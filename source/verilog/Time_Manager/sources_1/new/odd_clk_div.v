==> flow/design.v <==
module odd_clk_div#(
        parameter integer DIV_NUM = 3
)(
       input  wire  CLK_IN,
       input  wire    nRST,
       output wire   LOGIC0,
       output wire   LOGIC1,
       output wire   [15:0] CLK_CNT0,
       output wire   [15:0] CLK_CNT1,
       output wire CLK_OUT
    );
    reg [15:0] clk_cnt0; 
    reg [15:0] clk_cnt1; 
    wire logic0,logic1;
    assign LOGIC0 = logic0;    
    assign LOGIC1 = logic1;    
    assign CLK_CNT0 = clk_cnt0;
    assign CLK_CNT1 = clk_cnt1;
    assign CLK_OUT = logic0 ^ logic1;
    assign logic0 = (clk_cnt0 < DIV_NUM ) ? 1'b1:1'b0;
    assign logic1 = (clk_cnt1 < DIV_NUM ) ? 1'b1:1'b0;
    always@(posedge CLK_IN)
    begin
        if(~nRST)
        begin
            clk_cnt0 <= 16'd0;
        end
        else
        begin
            if(clk_cnt0 != 2*DIV_NUM - 1)
            begin
                clk_cnt0 <= clk_cnt0 + 16'd1;
            end 
            else clk_cnt0 <= 16'd0;
        end
    end
    always@(negedge CLK_IN)
    begin
        if(~nRST)
        begin
            clk_cnt1 <= (DIV_NUM+1)/2 - 1;
        end
        else
        begin
            if(clk_cnt1 != 2*DIV_NUM - 1)
            begin
                clk_cnt1 <= clk_cnt1 + 16'd1;
            end 
            else clk_cnt1 <= 16'd0;
        end
    end
endmodule
# Tool chain data of odd_clk_div
# Tool output for the design above, in the order of the flow.
# Lines are those of the file above, counted from 1.
# Cell names lack the library's common part.
# Not given: n/a
# inputs
top_module	odd_clk_div
clk_port	CLK_IN
lib	sky130hd
corner	tt_025C_1v80

# Word-level counts
# Source: Yosys, flattened and elaborated, memories not mapped. Widths are those after wreduce. Registers that Yosys merges into a memory's read port (data or address) are not register bits. Print and check cells do not count. Equal cells are merged and count once.
# word_totals
regBits	32
inputBits	2
out_inout_bits	35
# op_classes
add_sub_neg	2
n_cmp	2
equal	2
muxes	3
logic	1
reduce_logical	2
# op_table
op	count
adder 16 x 1 -> 16 bit with constant B	2
< comparator 16 x 2 -> 1 bit with constant B	2
inequality test 16 x 3 -> 1 bit with constant B	2
AND reduction 2 bit	2
two-way mux 1 bit	3
bitwise XOR 1 bit	1

# Logic depth
# Longest topological path by Yosys (ltp), each cell counted once; first at word level (registers and memories cut), then after technology mapping (sequential cells cut; the memories' decode and read muxes count).
# logic_depth
word_depth	3
ABC_AREA	0
ltp_mapped	6
ltp_nobuf	5

# Mapped cells and area
# Yosys stat after the flow's synthesis: flattened, memories mapped to cells. It holds for the ABC_AREA given above (unset counts as 0); a run with the other value may have another netlist.
# mapped
cells	171
synth_area_um2	1466.4
seqArea_um2	640.6
ffs	32
buf_cells	4
# types
cell_type	count
dfxtp_1	32
xnor2_1	23
nor2_1	38
nor4_1	12
ha_1	4
nand3_1	10
nor3_1	10
xor2_1	5
nand2_1	10
nand4_1	6
inv_1	7
nand4_4	1
nand4_2	1
clkbuf_2	2
nor3_2	1
o21ai_2	1
buf_4	1
o31ai_1	1
# Not listed: further types 6, cells in them 6.

# Below are 2 stored runs of the flow (Yosys, OpenROAD; platform sky130hd) on odd_clk_div, each with its settings and what was measured, unordered. Constraints: input delay and output delay 20% of the set period each, output load 0.01 pF.
# "totalPower_uw" is the tool's figure for a default switching activity; nothing was simulated.
# Settings: -- = not set for that run.
setting or result,run A,run B
period_ns,7.39,7.41
CORE_UTILIZATION,39,37
SETUP_SLACK_MARGIN,0.17,--
HOLD_SLACK_MARGIN,0.17,--
CELL_PAD_IN_SITES_GLOBAL_PLACEMENT,1,--
GPL_TIMING_DRIVEN,0,0
GPL_ROUTABILITY_DRIVEN,0,0
CTS_CLUSTER_SIZE,63,--
MAX_ROUTING_LAYER,met4,--
CAP_MARGIN,20,20
CORE_MARGIN,2,2
SLEW_MARGIN,20,5
PLACE_DENSITY_LB_ADDON,--,0.02
ABC_AREA,--,0
totalPower_uw,468.2,407.2
worstSetupSlack_ps,353,139
post_route_util_frac,0.576,0.557
die_area_um2,4266.7,4483.0
worst_hold_slack_ps,485,490
fin_tns_ps,0,0
layout_stdcell_area_um2,2092.0,2087.0
post_synth_area_um2,1466.4,1466.4
