==> flow/design.v <==
module div_counter#(
        parameter integer DIV_NUM = 2
)(
        input  wire  CLK_IN,
        input  wire    nRST,
        output wire CLK_OUT
    );
    reg [15:0] clk_cnt;
    reg clk_out;
    assign CLK_OUT = (clk_cnt < DIV_NUM/2)?1'b1:1'b0;
    always@(posedge CLK_IN)
    begin
        if(~nRST)
        begin
            clk_cnt <= 16'd0;
        end
        else
        begin
            if(clk_cnt != DIV_NUM - 1)
                clk_cnt <= clk_cnt + 16'd1;
            else
                clk_cnt <= 16'd0;
        end
    end
endmodule
# Step by step through the tools: div_counter
# The steps from the RTL of div_counter to its reports follow in flow order.
# Line numbers count from 1 in the design file above.
# Library cell names are shortened.
# The mark -- stands for no value.
# setup
design	div_counter
clock_port	CLK_IN
library	sky130hd
pvt_corner	tt_025C_1v80

# Word-level counts
# Counts by Yosys on the flattened word-level netlist (proc, flatten, opt, wreduce; memories kept). Register bits leave out memories and registers merged into their read ports (data or address); mux counts leave out enables and synchronous resets folded into registers. Print and check cells are left out. Cells with the same type and inputs are merged into one.
# classes
addsub	1
compare	1
eq_ne	1
muxes	1
reduce_and_logical	1
# op_table
op	count
16-bit by 1-bit adder with 16-bit output with constant B	1
16-bit by 1-bit less-than comparator with 1-bit output with constant B	1
16-bit by 1-bit != test with 1-bit output with constant B	1
2-bit AND reduction	1
1-bit two-way mux	1
# word_totals
regBits	16
inputBits	2
wordCells	6

# Depth
# Depth = most cells in a row (Yosys ltp): at word level without a register or memory, in the mapped netlist without a sequential cell, where the memories' decode and read muxes count.
# logic_depth
word_depth	2
abc_area	0
depth_mapped	6
mapped_depth_nobuf	5

# After synthesis
# Yosys stat after the flow's synthesis: flattened, memories mapped to cells. It holds for the ABC_AREA given above (unset counts as 0); a run with the other value may have another netlist.
# synth_totals
cell_count	89
area_um2	775.7
seqArea_um2	320.3
ffs	16
# types
type	count	type_area_um2
dfxtp_1	16	320.307
xnor2_1	8	70.067
nor2_1	18	67.565
nor4_1	7	43.792
xor2_1	5	43.792
ha_1	3	37.536
nand4_1	6	37.536
inv_1	6	22.522
nand3_1	4	20.019
o21ai_4	1	16.266
nand2_1	4	15.014
or4b_4	1	13.763
buf_6	1	11.261
nor3_1	2	10.01
a31o_2	1	8.758
and4_1	1	8.758
or4_1	1	7.507
and2_1	1	6.256
# Other cell types: 3; their cells: 3.

# Worst setup path after synthesis
# Path of least setup slack by OpenSTA after synthesis, without wires, with an ideal clock, recovery checks aside; 20% of the period is set as input and as output delay. Where synthesis merged equal registers, the netlist keeps one of their names.
# synth_timing
path_type	reg-to-reg
start	register clk_cnt[8]
end	register clk_cnt[9]
clock_period_ns	2.27
setup_ns	0.115
t_first_pin_ns	0.000
t_arrival_ns	1.770
t_required_ns	2.155
slack_ns	0.385
delay_ns	1.885
path_stages	6
path_buffers	1
synth_period_reached_ns	1.885
# "delay_ns" is the arrival time less input delay plus setup time.
# "path_stages": output pins that drive a net of the path, with the launching flip-flop's if there is one; two outputs of one cell count as two.
# "synth_period_reached_ns" = period - worst setup slack (recovery checks aside). The figure is calculated, with input and output delays left at 20% of the set period.
# The rows between start and end are the longest chain of elaborated cells between them; the timing report does not say that the signal goes this way. Where chains are equally long, one stands for them.
# Each line given opens the expression or statement behind the cell; cells for indexed reads and writes are added by Yosys, which also makes memories of some case tables.
# A register here has more assigning lines than the two given.
# synth_via
cell_sequence	dfxtp_1 or4_1 or4b_4 o21ai_4 buf_6 nor2_1
elab_chain_len	2
cone_cells	3
lines_between	2
cone_classes	1 x add/sub; 1 x eq/ne; 1 x reduce/logical
# synth_lines
item	line_no	source
from (decl)	8	reg [15:0] clk_cnt;
from (assign)	15	clk_cnt <= 16'd0;
from (assign)	20	clk_cnt <= clk_cnt + 16'd1;
16-bit by 1-bit != test with 1-bit output	19	if(clk_cnt != DIV_NUM - 1)
2-bit AND reduction	--
to (assign)	20
to (assign)	22	clk_cnt <= 16'd0;
to (decl)	8

# Path in the finished layout
# Path of least setup slack in the final report of run 1 (OpenROAD, finished layout, wires in). Where an end is a register, its clock arrival counts in the times.
# layout_timing
path_type	reg-to-output
start	register clk_cnt[8]
end	output CLK_OUT
clock_period_ns	2.27
t_first_pin_ns	0.28
t_arrival_ns	1.72
t_required_ns	1.82
slack_ns	0.10
path_stages	4
path_buffers	1
# The rows between start and end are the longest chain of elaborated cells between them; the timing report does not say that the signal goes this way. Where chains are equally long, one stands for them.
# A register here has more assigning lines than the two given.
# layout_via
cell_sequence	dfxtp_1 or4_1 nor4_1 dlygate4sd2_1
elab_chain_len	2
cone_cells	2
lines_between	1
cone_classes	1 x compare; 1 x mux
# layout_lines
item	line_no	source
from (decl)	8	reg [15:0] clk_cnt;
from (assign)	15	clk_cnt <= 16'd0;
from (assign)	20	clk_cnt <= clk_cnt + 16'd1;
16-bit by 1-bit less-than comparator with 1-bit output	10	assign CLK_OUT = (clk_cnt < DIV_NUM/2)?1'b1:1'b0;
1-bit two-way mux	10
to (decl)	6	output wire CLK_OUT

div_counter through Yosys and OpenROAD on sky130hd: 2 stored runs, unordered, with their settings and measured results. The constraints put input and output delay at 20% of the set period each and load the outputs with 0.01 pF.
"period_less_ws_ns": clock period set for the run, less the worst setup slack. It is reckoned from that one timing run; input and output delays stay at 20% of the period that was set.
"worst_path_time_ns" means the part of the period allowed to the worst setup path (the constraints hold back 20% at inputs and 20% at outputs) less its slack; where the path has registers, the arrival times of their clocks count too.
"fin_power_mw": no workload was simulated; the value follows from the tool's default switching activity.

Run 1, flow files:
==> flow/run.sh <==
#!/bin/bash
# the make line also repeats the synthesis and layout settings of config.mk as NAME=value (left out here)
make -C /OpenROAD-flow-scripts/flow DESIGN_CONFIG=/design/flow/config.mk WORK_HOME=/design/flow/orfs CLKGATE_MAP_FILE= finish
==> flow/config.mk <==
export PLATFORM = sky130hd
export DESIGN_NAME = div_counter
export DESIGN_NICKNAME = div_counter
export VERILOG_FILES = /design/flow/design.v
export SDC_FILE = /design/flow/constraint.sdc
export NUM_CORES = 4
export LEC_CHECK = 0
export CAP_MARGIN = 20
export CORE_MARGIN = 2
export CORE_UTILIZATION = 61
export SLEW_MARGIN = 20
==> flow/constraint.sdc <==
create_clock -name core_clock -period 2.27 [get_ports {CLK_IN}]
set_input_delay 0.4540 -clock core_clock [delete_from_list [all_inputs] [get_ports {CLK_IN}]]
set_output_delay 0.4540 -clock core_clock [all_outputs]
set_load 0.01 [all_outputs]

==> results of run 1, as CSV <==
result,value
setup_tns_ns,0.000
fin_power_mw,0.4928
design_die_area_um2,1572.9
final_stdcell_area_um2,834.5
period_less_ws_ns,2.170
setup_ws_ns,0.100
yosys_chip_area_um2,775.7
final_hold_ws_ns,0.498
worst_path_time_ns,1.72
timing.worst_path_kind,"reg-to-output"
finish.utilization_pct,73.1

Run 2, flow files:
==> flow/run.sh <==
#!/bin/bash
# the make line also repeats the synthesis and layout settings of config.mk as NAME=value (left out here)
make -C /OpenROAD-flow-scripts/flow DESIGN_CONFIG=/design/flow/config.mk WORK_HOME=/design/flow/orfs CLKGATE_MAP_FILE= finish
==> flow/config.mk <==
export PLATFORM = sky130hd
export DESIGN_NAME = div_counter
export DESIGN_NICKNAME = div_counter
export VERILOG_FILES = /design/flow/design.v
export SDC_FILE = /design/flow/constraint.sdc
export NUM_CORES = 4
export LEC_CHECK = 0
export ABC_AREA = 1
export CAP_MARGIN = 40
export CELL_PAD_IN_SITES_DETAIL_PLACEMENT = 2
export CELL_PAD_IN_SITES_GLOBAL_PLACEMENT = 3
export CORE_MARGIN = 7
export CORE_UTILIZATION = 60
export CTS_CLUSTER_SIZE = 54
export GPL_ROUTABILITY_DRIVEN = 1
export MIN_ROUTING_LAYER = met1
export PLACE_DENSITY = 0.84
export SETUP_SLACK_MARGIN = -0.26
export SLEW_MARGIN = 20
export TNS_END_PERCENT = 10
==> flow/constraint.sdc <==
create_clock -name core_clock -period 3.93 [get_ports {CLK_IN}]
set_input_delay 0.7860 -clock core_clock [delete_from_list [all_inputs] [get_ports {CLK_IN}]]
set_output_delay 0.7860 -clock core_clock [all_outputs]
set_load 0.01 [all_outputs]

Run 2: stopped before the end: placement reported GPL-0301
